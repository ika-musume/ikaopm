==> flow/design.v <==
module primitive_srlatch (
    input   wire            i_S,
    input   wire            i_R,
    output  reg             o_Q
);
always @(*) begin
    case({i_S, i_R})
        2'b00: o_Q = o_Q;
        2'b01: o_Q = 1'b0;
        2'b10: o_Q = 1'b1;
        2'b11: o_Q = 1'b0;  
    endcase
end
endmodule
module primitive_dlatch #(parameter WIDTH = 8 ) (
    input   wire                    i_EN,
    input   wire    [WIDTH-1:0]     i_D,
    output  reg     [WIDTH-1:0]     o_Q
);
always @(*) begin
    if(i_EN) o_Q = i_D;
    else o_Q = o_Q;
end
endmodule
module primitive_syncsrlatch (
    input   wire            i_EMUCLK,
    input   wire            i_RST_n,
    input   wire            i_S,
    input   wire            i_R,
    output  reg             o_Q
);
always @(posedge i_EMUCLK) begin
    if(!i_RST_n) o_Q <= 1'b0;
    else begin
        case({i_S, i_R})
            2'b00: o_Q <= o_Q;
            2'b01: o_Q <= 1'b0;
            2'b10: o_Q <= 1'b1;
            2'b11: o_Q <= 1'b0;  
        endcase
    end
end
endmodule
module primitive_syncdlatch #(parameter WIDTH = 8 ) (
    input   wire                    i_EMUCLK,
    input   wire                    i_RST_n,
    input   wire                    i_EN,
    input   wire    [WIDTH-1:0]     i_D,
    output  reg     [WIDTH-1:0]     o_Q
);
always @(posedge i_EMUCLK) begin
    if(!i_RST_n) o_Q <= {WIDTH{1'b0}};
    else begin
        if(i_EN) o_Q <= i_D;
        else o_Q <= o_Q;
    end
end
endmodule
module primitive_counter #(parameter WIDTH = 4 ) (
    input   wire                    i_EMUCLK,
    input   wire                    i_PCEN_n,
    input   wire                    i_NCEN_n,
    input   wire                    i_CNT,
    input   wire                    i_LD,
    input   wire                    i_RST,
    input   wire    [WIDTH-1:0]     i_D,
    output  wire    [WIDTH-1:0]     o_Q,
    output  wire                    o_CO
);
localparam COUNTER_MAX = (2**WIDTH) - 1;
reg     [WIDTH-1:0]     counter;
reg                     counter_full;
always @(posedge i_EMUCLK) begin
    if(!i_PCEN_n) begin
        if(i_RST) counter <= {WIDTH{1'b0}};
        else begin
            if(i_LD) counter <= i_D;
            else begin
                if(i_CNT) begin
                    counter <= (counter == COUNTER_MAX) ? {WIDTH{1'b0}} : counter + {{(WIDTH - 1){1'b0}}, 1'b1};
                end
            end
        end
    end
    if(!i_NCEN_n) begin
        counter_full <= counter == COUNTER_MAX;
    end
end
assign  o_CO = counter_full & i_CNT;
assign  o_Q = counter;
endmodule
module primitive_sr #(parameter WIDTH = 1, parameter LENGTH = 32, parameter TAP = 32 ) (
    input   wire                    i_EMUCLK,
    input   wire                    i_CEN_n, 
    input   wire    [WIDTH-1:0]     i_D,
    output  wire    [WIDTH-1:0]     o_Q_TAP,
    output  wire    [WIDTH-1:0]     o_Q_LAST
);
reg     [WIDTH-1:0]     sr[0:LENGTH-1];
always @(posedge i_EMUCLK) begin
    if(!i_CEN_n) begin
        sr[0] <= i_D;
    end
end
genvar stage;
generate
for(stage = 0; stage < LENGTH-1; stage = stage + 1) begin : primitive_sr
    always @(posedge i_EMUCLK) if(!i_CEN_n) begin
        sr[stage + 1] <= sr[stage];
    end
end
endgenerate
assign  o_Q_LAST = sr[LENGTH-1];
assign  o_Q_TAP = (TAP == 0) ? i_D : sr[TAP-1];
endmodule
module primitive_sr_bram #(parameter WIDTH = 1, parameter LENGTH = 32, parameter TAP = 32 ) (
    input   wire                    i_EMUCLK,
    input   wire                    i_CEN_n,
    input   wire                    i_CNTRRST,
    input   wire                    i_WR,
    input   wire    [WIDTH-1:0]     i_D,
    output  reg     [WIDTH-1:0]     o_Q_TAP
);
function integer length_bin (input integer length); 
    integer iter;
begin
    iter = 0;
    while(2**iter < length) begin
        iter = iter + 1;
    end
    length_bin = iter;
end
endfunction
localparam  LENGTH_BIN = length_bin(LENGTH);
localparam  WRCNTR_INIT = 0;
localparam  RDCNTR_INIT = {LENGTH - (TAP - 1)};
reg     [LENGTH_BIN-1:0]    wrcntr;
reg     [LENGTH_BIN-1:0]    rdcntr;
always @(posedge i_EMUCLK) if(!i_CEN_n) begin
    if(i_CNTRRST) begin
        wrcntr <= WRCNTR_INIT[LENGTH_BIN-1:0];
        rdcntr <= RDCNTR_INIT[LENGTH_BIN-1:0];
    end
    else begin
        wrcntr <= (wrcntr < LENGTH - 1) ? wrcntr + {{(LENGTH_BIN - 1){1'b0}}, 1'b1} : {LENGTH_BIN{1'b0}};  
        rdcntr <= (rdcntr < LENGTH - 1) ? rdcntr + {{(LENGTH_BIN - 1){1'b0}}, 1'b1} : {LENGTH_BIN{1'b0}};
    end
end
reg     [WIDTH-1:0]     sr_bram[0:LENGTH-1];
integer i;
initial begin
    for(i=0; i<LENGTH; i=i+1) sr_bram[i] = {WIDTH{1'b0}};
end
always @(posedge i_EMUCLK) if(!i_CEN_n) begin
    if(i_WR) sr_bram[wrcntr] <= i_D;
end
always @(posedge i_EMUCLK) if(!i_CEN_n) begin
    o_Q_TAP <= sr_bram[rdcntr];
end
endmodule
Tool chain data of primitive_sr_bram
The steps from the RTL of primitive_sr_bram to its reports follow in flow order.
Line numbers count from 1 in the design file above.
Cell names lack the library's common part.
{"block": "design", "design": "primitive_sr_bram", "clk_port": "i_EMUCLK", "cell_library": "sky130hd", "pvt_corner": "tt_025C_1v80"}

Elaborated design
Source: Yosys, flattened and elaborated, memories not mapped. Widths are those after wreduce. Registers that Yosys merges into a memory's read port (data or address) are not register bits. Print and check cells do not count. Equal cells are merged and count once.
Yosys's memory passes give these memory sizes; they may raise the number of words (mostly to a power of two), join words into wider ones and drop unused or constant bits.
{"block": "bits", "clocked_rd_ports_x_width": 1, "latch_bits": 0, "elab_cells": 20, "out_inout_bits": 1, "mem_bits_ro": 0, "mem_bits_rw": 32, "ff_bits": 10, "mem_count": 1}
{"block": "op_classes", "div": 0, "n_eq": 0, "mux": 7, "addsub": 2, "n_mul": 0, "n_logic": 2, "n_reduce_logical": 3, "cmp": 2, "shifts": 0}
{"block": "mem_list", "memory": "sr_bram", "size": 32, "width": 1, "rd": 1, "write_ports": 1, "line": 149, "rtl": "reg     [WIDTH-1:0]     sr_bram[0:LENGTH-1];"}
{"block": "ops", "cell": "adder 5 x 1 -> 5 bit (second input constant)", "n": 2}
{"block": "ops", "cell": "less-than comparator 5 bit (second input constant)", "n": 2}
{"block": "ops", "cell": "two-way mux 5 bit", "n": 2}
{"block": "ops", "cell": "two-way mux 1 bit", "n": 5}
{"block": "ops", "cell": "OR reduction 2 bit", "n": 2}
{"block": "ops", "cell": "NOT 1 bit", "n": 2}
{"block": "ops", "cell": "logical NOT 1 bit", "n": 1}

Longest topological paths
Longest topological path by Yosys (ltp), each cell counted once; first at word level (registers and memories cut), then after technology mapping (sequential cells cut; the memories' decode and read muxes count).
{"block": "depth", "depth_word": 3, "ABC_AREA": 0, "mapped_depth": 6, "depth_no_buf": 4}

Netlist
The flow's flattened synthesis, as Yosys stat reports it; memories are mapped. The netlist is that of the ABC_AREA named above (0 if unset); the other value can give another one.
{"block": "synth_totals", "cells": 171, "seq_area_um2": 1291.2, "ffs": 43, "mapped_area_um2": 2054.5}
{"block": "types", "cell_type": "edfxtp_1", "n": 43}
{"block": "types", "cell_type": "nor2_1", "n": 45}
{"block": "types", "cell_type": "mux2i_1", "n": 16}
{"block": "types", "cell_type": "ha_1", "n": 5}
{"block": "types", "cell_type": "nand3_1", "n": 12}
{"block": "types", "cell_type": "nand2_1", "n": 11}
{"block": "types", "cell_type": "xor2_1", "n": 4}
{"block": "types", "cell_type": "a22oi_1", "n": 3}
{"block": "types", "cell_type": "nand3b_1", "n": 3}
{"block": "types", "cell_type": "buf_12", "n": 1}
{"block": "types", "cell_type": "buf_2", "n": 4}
{"block": "types", "cell_type": "inv_1", "n": 5}
{"block": "types", "cell_type": "nor2b_1", "n": 3}
{"block": "types", "cell_type": "xnor2_1", "n": 2}
{"block": "types", "cell_type": "a21oi_1", "n": 3}
{"block": "types", "cell_type": "o21bai_1", "n": 2}
{"block": "types", "cell_type": "nand2b_1", "n": 2}
{"block": "types", "cell_type": "nand4_1", "n": 2}
Other cell types: 5; their cells: 5.

Timing after synthesis
Path of least setup slack by OpenSTA after synthesis, without wires, with an ideal clock, recovery checks aside; 20% of the period is set as input and as output delay. Where synthesis merged equal registers, the netlist keeps one of their names.
{"block": "synth_timing", "path_type": "register to register", "start": "register rdcntr[0]", "end": "register o_Q_TAP", "setup_slack_ns": 0.446, "driving_pins": 7, "clock_period_ns": 1.77, "n_path_buf": 2, "arrival_time_ns": 1.060, "path_delay_ns": 1.324, "period_less_setup_slack_ns": 1.324}
"path_delay_ns" is the arrival time less input delay plus setup time.
"driving_pins" counts driving pins, that of a launching flip-flop among them; a cell with two outputs on the path counts twice.
"period_less_setup_slack_ns" is the clock period less the worst setup slack; recovery checks do not enter. This is arithmetic on one report: input and output delays are still those of the set period (20% each).
{"block": "synth_between", "path_cell_list": "edfxtp_1 -> buf_6 -> buf_12 -> mux2i_1 -> nand3_1 -> nand4_1 -> nand4_1"}
{"block": "synth_lines", "element": "start, declared", "line": 138, "rtl": "reg     [LENGTH_BIN-1:0]    rdcntr;"}
{"block": "synth_lines", "element": "start, assigned", "line": 142, "rtl": "rdcntr <= RDCNTR_INIT[LENGTH_BIN-1:0];"}
{"block": "synth_lines", "element": "start, assigned", "line": 146, "rtl": "rdcntr <= (rdcntr < LENGTH - 1) ? rdcntr + {{(LENGTH_BIN - 1){1'b0}}, 1'b1} : {LENGTH_BIN{1'b0}};"}
{"block": "synth_lines", "element": "end, declared", "line": 122, "rtl": "output  reg     [WIDTH-1:0]     o_Q_TAP"}
No chain of elaborated cells between the ends is given.

Worst path after layout
From the final timing report of flow run 1: the path of least setup slack in the routed layout; clock arrival at registers is part of the times.
{"block": "layout_timing", "path_type": "register to output", "start": "register o_Q_TAP", "end": "output o_Q_TAP[0]", "setup_slack_ns": 0.73, "arrival_time_ns": 1.15, "n_path_buf": 1, "driving_pins": 2, "clock_period_ns": 2.35}
{"block": "layout_between", "path_cell_list": "edfxtp_1 -> clkdlybuf4s50_1", "elab_chain_len": 0, "cells_between": 0, "lines_between": 0}
{"block": "layout_lines", "element": "start, declared", "line": 122, "rtl": "output  reg     [WIDTH-1:0]     o_Q_TAP"}
{"block": "layout_lines", "element": "end, declared", "line": 122}

Measured data: module primitive_sr_bram, platform sky130hd, 2 stored runs of the flow under differing settings, order arbitrary. Input and output delays are each 20% of the period that was set; the output load is 0.01 pF.
By "power_total_uw" is meant OpenSTA's value without simulated activity: inputs other than the clock are taken to toggle once in ten clock periods, and the tool carries that through the logic.

{"run": "flow run 1", "settings": { "period_ns": 2.35, "CAP_MARGIN": 20, "CORE_MARGIN": 2, "CORE_UTILIZATION": 40, "SLEW_MARGIN": 20 }, "results": { "yosys.chip_area_um2": 2054.5, "utilization_pct": 44.7, "layout_stdcell_area_um2": 2255.9, "hold_worst_slack_ns": 0.693, "setup_ws_ns": 0.735, "design.die.area_um2": 5725.2, "power_total_uw": 1563, "total_negative_slack_ns": 0.000 }}
{"run": "flow run 2", "settings": { "period_ns": 1.98, "CORE_UTILIZATION": 46, "SETUP_SLACK_MARGIN": 0.01, "PLACE_DENSITY_LB_ADDON": 0.19, "HOLD_SLACK_MARGIN": -0.01, "CELL_PAD_IN_SITES_GLOBAL_PLACEMENT": 3, "ABC_AREA": 1, "GPL_TIMING_DRIVEN": 0, "CTS_CLUSTER_SIZE": 84, "CTS_CLUSTER_DIAMETER": 30, "CAP_MARGIN": 0, "MIN_ROUTING_LAYER": "met2", "MAX_ROUTING_LAYER": "met5", "CORE_MARGIN": 2, "SLEW_MARGIN": 20 }, "outcome": "not finished: placement ended with error FLW-0024"}
